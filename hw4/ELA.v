==> flow/design.v <==
`timescale 1ns/10ps
module ELA(clk, rst, in_data, data_rd, req, wen, addr, data_wr, done);
	input			clk;
	input			rst;
	input		 [7:0]	in_data;
	input		 [7:0]	data_rd;
	output	     reg        req;
	output	     reg	wen;
	output	     reg [9:0]	addr;
	output           [7:0]	data_wr;
	output       	        done;
reg  [2:0] state ;
reg  [4:0] x , y;
wire [9:0] position ;
assign position =   x  +  (y << 5);   
assign  done = (x == 1 && y == 31 )? 1 : 0;
reg  [7:0] data[4:0];
reg [8:0] data1,data2;
assign data_wr = ( data1 + data2 )>> 1;
reg  [7:0]min;
wire [7:0]min2;
reg  [7:0]temp;
assign min2 =(data_rd >temp)? data_rd - temp : temp - data_rd ;
always@(posedge clk , posedge rst)begin
if(rst == 1)begin
state <= 0;
x <= 0;
y <= 0;
end
else begin 
     case(state)
       0:begin
         req <= 1;
         wen <= 0;
         state <= state + 1; 
         end
       1:begin   
         req <= 0 ;
         wen <= 1 ; 
         addr    <= position ;
         data1   <= in_data  ;
         data2   <= in_data  ;
         x <= x + 1;
         if( y == 30 && x == 31)begin     		
              y <= 1 ;
              state <= state + 1;     
         end
         else if( x == 31) begin
              y <= y + 2;
              state <= state - 1 ;    
         end
         end
       2:begin     
         wen  <= 0 ;
         addr <= position + 32 ;
         state <= state + 1 ;  
         end
       3:begin
         addr <= position - 32 ;
         data[3] <= data_rd ;
         state <= state + 1 ;
         temp <= data_rd;    
         end
       4:begin
          data1 <= data[3];
          data2 <= data_rd;     
         if(x == 0 || x == 31)begin
              wen <= 1 ;
              addr <= position ;
              x <= x + 1;
              data[2] <= data[3];
              data[0] <= data_rd;     
              state <= state - 2 ;
              if(x == 31)
                 y <= y + 2;
         end  
         else begin
              wen <= 0;
              addr <= position + 33 ;
              data[1] <= data_rd ;
              state <= state + 1 ;
              min <= min2;     
              temp <= data[0]; 
         end
         end
       5:begin
         addr <= position - 31 ;
         data[4] <= data_rd ;
         state <= state + 1 ;
         temp <= data[2]; 
         if(min2 < min)begin       
                data1 <= data[0];
                data2 <= data_rd;   
                min <= min2;        
              end
         end
       6:begin
         wen <= 1 ;
         addr <= position ;
         if(min2 < min)begin      
               data1 <= data[2];
               data2 <= data_rd;      
         end
         data[0] <= data[1];
         data[2] <= data[3];
         data[3] <= data[4];   
         temp    <= data[4];  
         x <= x + 1 ;
         state <= state - 2 ;
         end
    endcase 
end   
end  
endmodule
**Step by step through the tools: ELA**

The steps from the RTL of ELA to its reports follow in flow order.
Lines are those of the file above, counted from 1.
Operators carry their Yosys type and port widths (W data, S select, Z words).
The mark -- stands for no value.

- Design top: ELA
- Clock: clk
- Library: sky130hd
- Library corner: tt_025C_1v80

**Word level**

Source: Yosys, flattened and elaborated. Widths are those after wreduce. Registers that Yosys merges into a memory's read port (data or address) are not register bits. Print and check cells do not count. Equal cells are merged and count once.

- Output and inout bits: 21
- Register bits after elaboration: 99
- Cells after elaboration: 114
- Bits of input ports: 18

- Eq/ne operators: 16
- Magnitude comparators: 2
- Mux-type cells: 32
- Bitwise operators: 2
- Add/subtract/negate cells: 13
- Reduce/logical cells: 34

Operator list:

| kind | number |
|---|---|
| $pmux W8 S2 | 4 |
| $pmux W10 S5 | 1 |
| $mux W8 | 6 |
| $pmux W9 S4 | 1 |
| $pmux W8 S4 | 1 |
| $pmux W9 S3 | 1 |
| $mux W9 | 3 |
| $add A10 B6 Y10 const B | 2 |
| $pmux W5 S2 | 2 |
| $mux W5 | 4 |
| $reduce_and A2 Y1 | 8 |
| $sub A8 B8 Y8 | 2 |
| $eq A5 B5 Y1 const B | 3 |
| $reduce_bool A2 Y1 | 6 |
| $reduce_and A3 Y1 | 4 |
| $reduce_bool A4 Y1 | 3 |
| $pmux W3 S4 | 1 |
| $sub A10 B5 Y10 const B | 1 |
| $sub A10 B6 Y10 const B | 1 |
| $add A5 B10 Y10 | 1 |
| $mux W10 | 1 |
| $eq A3 B3 Y1 const B | 3 |
| $add A9 B9 Y9 | 1 |
| $mux W3 | 3 |
| $ne A2 B2 Y1 const B | 4 |
| $reduce_and A4 Y1 | 2 |
| $gt A8 B8 Y1 | 1 |
| $lt A8 B8 Y1 | 1 |

Not listed: further kinds 22, cells in them 28.

**Depth**

Longest topological path by Yosys (ltp), each cell counted once; first at word level (registers and memories cut), then after technology mapping (sequential cells cut; the memories' decode and read muxes count).

- Word-level depth: 5
- ABC_AREA: 0
- Depth in mapped cells: 16
- Depth with buffers taken out: 16

**Netlist**

The flow's flattened synthesis, as Yosys stat reports it; memories are mapped. The netlist is that of the ABC_AREA named above (0 if unset); the other value can give another one.

- Sequential part of the area: 2,847.7 um^2
- Flip-flops: 97
- Cell area after synthesis: 5,726.7 um^2
- Mapped cells: 556
- Buffers: 22

Cells by type:

| cell | number | total area (um^2) |
|---|---|---|
| sky130_fd_sc_hd__edfxtp_1 | 84 | 2.52E+03 |
| sky130_fd_sc_hd__ha_1 | 45 | 563.04 |
| sky130_fd_sc_hd__nand2_1 | 94 | 352.838 |
| sky130_fd_sc_hd__dfrtp_1 | 13 | 325.312 |
| sky130_fd_sc_hd__o21ai_0 | 34 | 170.163 |
| sky130_fd_sc_hd__inv_1 | 44 | 165.158 |
| sky130_fd_sc_hd__a21oi_1 | 32 | 160.154 |
| sky130_fd_sc_hd__xnor2_1 | 17 | 148.893 |
| sky130_fd_sc_hd__nor2_1 | 29 | 108.854 |
| sky130_fd_sc_hd__fa_1 | 4 | 80.077 |
| sky130_fd_sc_hd__nand3_1 | 15 | 75.072 |
| sky130_fd_sc_hd__mux2i_1 | 7 | 70.067 |
| sky130_fd_sc_hd__a22oi_1 | 9 | 67.565 |
| sky130_fd_sc_hd__clkbuf_1 | 17 | 63.811 |
| sky130_fd_sc_hd__a41oi_1 | 7 | 61.309 |
| sky130_fd_sc_hd__xor2_1 | 7 | 61.309 |
| sky130_fd_sc_hd__a21o_1 | 8 | 60.058 |
| sky130_fd_sc_hd__mux2_2 | 5 | 56.304 |

Other cell types: 40; their cells: 85.

**Timing after synthesis**

Source: OpenSTA report_checks on the synthesized netlist (no wires, ideal clock, input and output delay 20% of the period each), path of least setup slack; recovery checks are left aside. Register names are those of the netlist, which keeps one name where synthesis merged equal registers.

- Kind: input-to-reg
- From: input data_rd[0]
- To: register data2[0]
- Period: 6,840 ps
- Path delay: 3,824 ps
- Slack: 1,647 ps
- Library setup time: 386 ps
- Stages: 16
- Arrival time: 4,806 ps
- Required time: 6,454 ps
- External input delay: 1,368 ps
- Buffers on the path: 0
- Time at the first pin: 1,368 ps
- Period reached after synthesis: 5,193 ps

"path delay" = arrival - input delay + setup time.
"stages" counts driving pins, that of a launching flip-flop among them; a cell with two outputs on the path counts twice.
"period reached after synthesis" = period - worst setup slack (recovery checks aside). The figure is calculated, with input and output delays left at 20% of the set period.
Between the ends stands the longest chain of elaborated cells between them, by number of cells; it is not shown to be the way that was timed. Of several equally long chains one is given.
Each line given opens the expression or statement behind the cell; cells for indexed reads and writes are added by Yosys, which also makes memories of some case tables.
At most two assigning lines are given for a register; there are more.
The path ends at the enable pin of a flip-flop; only ways to that pin are counted.

- Cells stage by stage: sky130_fd_sc_hd__inv_1 -> sky130_fd_sc_hd__ha_1 -> sky130_fd_sc_hd__inv_1 -> sky130_fd_sc_hd__fa_1 -> sky130_fd_sc_hd__a21o_1 -> sky130_fd_sc_hd__a221oi_1 -> sky130_fd_sc_hd__o21ai_0 -> sky130_fd_sc_hd__nand2_1 -> sky130_fd_sc_hd__mux2_2 -> sky130_fd_sc_hd__ha_1 -> sky130_fd_sc_hd__a21boi_0 -> sky130_fd_sc_hd__o21ai_0 -> sky130_fd_sc_hd__a21oi_1 -> sky130_fd_sc_hd__o21ai_0 -> sky130_fd_sc_hd__nand2_1 -> sky130_fd_sc_hd__a211oi_1
- Cells in the longest elaborated chain: 5
- Elaborated cells on any way between the ends: 7
- Classes of those cells: 2 x add/sub; 2 x compare; 1 x eq/ne; 1 x mux; 1 x reduce/logical

Ends and longest elaborated chain, after synthesis:

| item | RTL line | RTL |
|---|---|---|
| start: declaration | 6 | `input [7:0] data_rd;` |
| $sub A8 B8 Y8 | 23 | `assign min2 =(data_rd >temp)? data_rd - temp : temp - data_rd ;` |
| $mux W8 | 23 |  |
| $lt A8 B8 Y1 | 100 | `if(min2 < min)begin` |
| $ne A2 B1 Y1 | -- |  |
| $reduce_and A3 Y1 | -- |  |
| end: assignment | 93 | `data2 <= data_rd;` |
| end: assignment | 102 | `data2 <= data_rd;` |
| end: declaration | 18 | `reg [8:0] data1,data2;` |

Some nets on the timed path still bear RTL names; the line given drives or declares the net.

Named nets, after synthesis:

| signal | RTL line |
|---|---|
| min2[1] | 23 |

**Path in the finished layout**

From the final timing report of job 1: the path of least setup slack in the routed layout; clock arrival at registers is part of the times.
The path's times are printed in steps of 10 ps; the period is the one set.

- Kind: input-to-reg
- From: input data_rd[1]
- To: register data1[1]
- Period: 3,240 ps
- Stages: 15
- External input delay: 650 ps
- Slack: -1,160 ps
- Time at the first pin: 650 ps
- Library setup time: 270 ps
- Required time: 3,330 ps
- Arrival time: 4,500 ps
- Buffers on the path: 2

Between the ends stands the longest chain of elaborated cells between them, by number of cells; it is not shown to be the way that was timed. Of several equally long chains one is given.
At most two assigning lines are given for a register; there are more.
The path ends at the enable pin of a flip-flop; only ways to that pin are counted.

- Cells stage by stage: sky130_fd_sc_hd__clkdlybuf4s15_1 -> sky130_fd_sc_hd__fa_2 -> sky130_fd_sc_hd__a21o_1 -> sky130_fd_sc_hd__a221oi_4 -> sky130_fd_sc_hd__o21ai_2 -> sky130_fd_sc_hd__nand2_4 -> sky130_fd_sc_hd__mux2i_2 -> sky130_fd_sc_hd__xor2_1 -> sky130_fd_sc_hd__ha_1 -> sky130_fd_sc_hd__a41oi_2 -> sky130_fd_sc_hd__o21ai_2 -> sky130_fd_sc_hd__o21ai_2 -> sky130_fd_sc_hd__nand2_2 -> sky130_fd_sc_hd__a211oi_4 -> sky130_fd_sc_hd__buf_6
- Cells in the longest elaborated chain: 5
- Elaborated cells on any way between the ends: 8
- Classes of those cells: 2 x add/sub; 2 x compare; 2 x eq/ne; 1 x mux; 1 x reduce/logical

Ends and longest elaborated chain, post-layout:

| item | RTL line | RTL |
|---|---|---|
| start: declaration | 6 | `input [7:0] data_rd;` |
| $sub A8 B8 Y8 | 23 | `assign min2 =(data_rd >temp)? data_rd - temp : temp - data_rd ;` |
| $mux W8 | 23 |  |
| $lt A8 B8 Y1 | 100 | `if(min2 < min)begin` |
| $ne A2 B2 Y1 | -- |  |
| $reduce_and A4 Y1 | -- |  |
| end: assignment | 92 | `data1 <= data[0];` |
| end: assignment | 101 | `data1 <= data[2];` |
| end: declaration | 18 | `reg [8:0] data1,data2;` |

Some nets on the timed path still bear RTL names; the line given drives or declares the net.

Named nets, post-layout:

| signal | RTL line |
|---|---|
| min2[4] | 23 |

ELA through Yosys and OpenROAD on sky130hd: 2 stored runs, unordered, with their settings and measured results. The constraints put input and output delay at 20% of the set period each and load the outputs with 0.01 pF.
By "achieved clock period" is meant the clock period of the run minus its worst setup slack. This is arithmetic on one report: input and output delays are still those of the set period (20% each).
"time on the worst setup path" is the time allowed to the run's worst setup path (the clock period less input and output delay, where it has them) less its slack. Clock arrival times count: a late capture clock shortens it, a late launch clock lengthens it.
"total power of the final layout": no workload was simulated; the value follows from the tool's default switching activity.
"time on the worst setup path" is known to 10 ps.

### Job 1

==> flow/run.sh <==
#!/bin/bash
# the make line also repeats the synthesis and layout settings of config.mk as NAME=value (left out here)
make -C /OpenROAD-flow-scripts/flow DESIGN_CONFIG=/design/flow/config.mk WORK_HOME=/design/flow/orfs CLKGATE_MAP_FILE= finish
==> flow/config.mk <==
export PLATFORM = sky130hd
export DESIGN_NAME = ELA
export DESIGN_NICKNAME = ELA
export VERILOG_FILES = /design/flow/design.v
export SDC_FILE = /design/flow/constraint.sdc
export NUM_CORES = 4
export LEC_CHECK = 0
export CAP_MARGIN = 20
export CORE_MARGIN = 8
export CORE_UTILIZATION = 72
export GPL_ROUTABILITY_DRIVEN = 1
export GPL_TIMING_DRIVEN = 1
export PLACE_DENSITY_LB_ADDON = 0.27
export SETUP_SLACK_MARGIN = 0.24
export SLEW_MARGIN = 20
export TNS_END_PERCENT = 90
==> flow/constraint.sdc <==
create_clock -name core_clock -period 3.24 [get_ports {clk}]
set_input_delay 0.6480 -clock core_clock [delete_from_list [all_inputs] [get_ports {clk}]]
set_output_delay 0.6480 -clock core_clock [all_outputs]
set_load 0.01 [all_outputs]

Results of job 1:
- Utilization: 0.938
- Total power of the final layout: 2,598 µW
- Achieved clock period: 4,403 ps
- Smallest hold slack: 471 ps
- Time on the worst setup path: 3,750 ps
- Worst setup path type: input-to-reg
- Post-synthesis cell area: 5,726.7 um^2
- Total negative setup slack: -26,816 ps
- Worst setup slack after layout: -1,163 ps
- Standard-cell area after layout: 7,250.7 um^2
- Overall die area: 11,063.9 um^2

### Job 2

==> flow/run.sh <==
#!/bin/bash
# the make line also repeats the synthesis and layout settings of config.mk as NAME=value (left out here)
make -C /OpenROAD-flow-scripts/flow DESIGN_CONFIG=/design/flow/config.mk WORK_HOME=/design/flow/orfs CLKGATE_MAP_FILE= finish
==> flow/config.mk <==
export PLATFORM = sky130hd
export DESIGN_NAME = ELA
export DESIGN_NICKNAME = ELA
export VERILOG_FILES = /design/flow/design.v
export SDC_FILE = /design/flow/constraint.sdc
export NUM_CORES = 4
export LEC_CHECK = 0
export ABC_AREA = 0
export CAP_MARGIN = 10
export CELL_PAD_IN_SITES_GLOBAL_PLACEMENT = 2
export CORE_MARGIN = 2
export CORE_UTILIZATION = 68
export GPL_ROUTABILITY_DRIVEN = 0
export MIN_ROUTING_LAYER = met1
export PLACE_DENSITY = 0.6
export SETUP_SLACK_MARGIN = 1.12
export SLEW_MARGIN = 20
==> flow/constraint.sdc <==
create_clock -name core_clock -period 5.84 [get_ports {clk}]
set_input_delay 1.1680 -clock core_clock [delete_from_list [all_inputs] [get_ports {clk}]]
set_output_delay 1.1680 -clock core_clock [all_outputs]
set_load 0.01 [all_outputs]

Outcome of job 2: no final report: placement broke off with GPL-0301
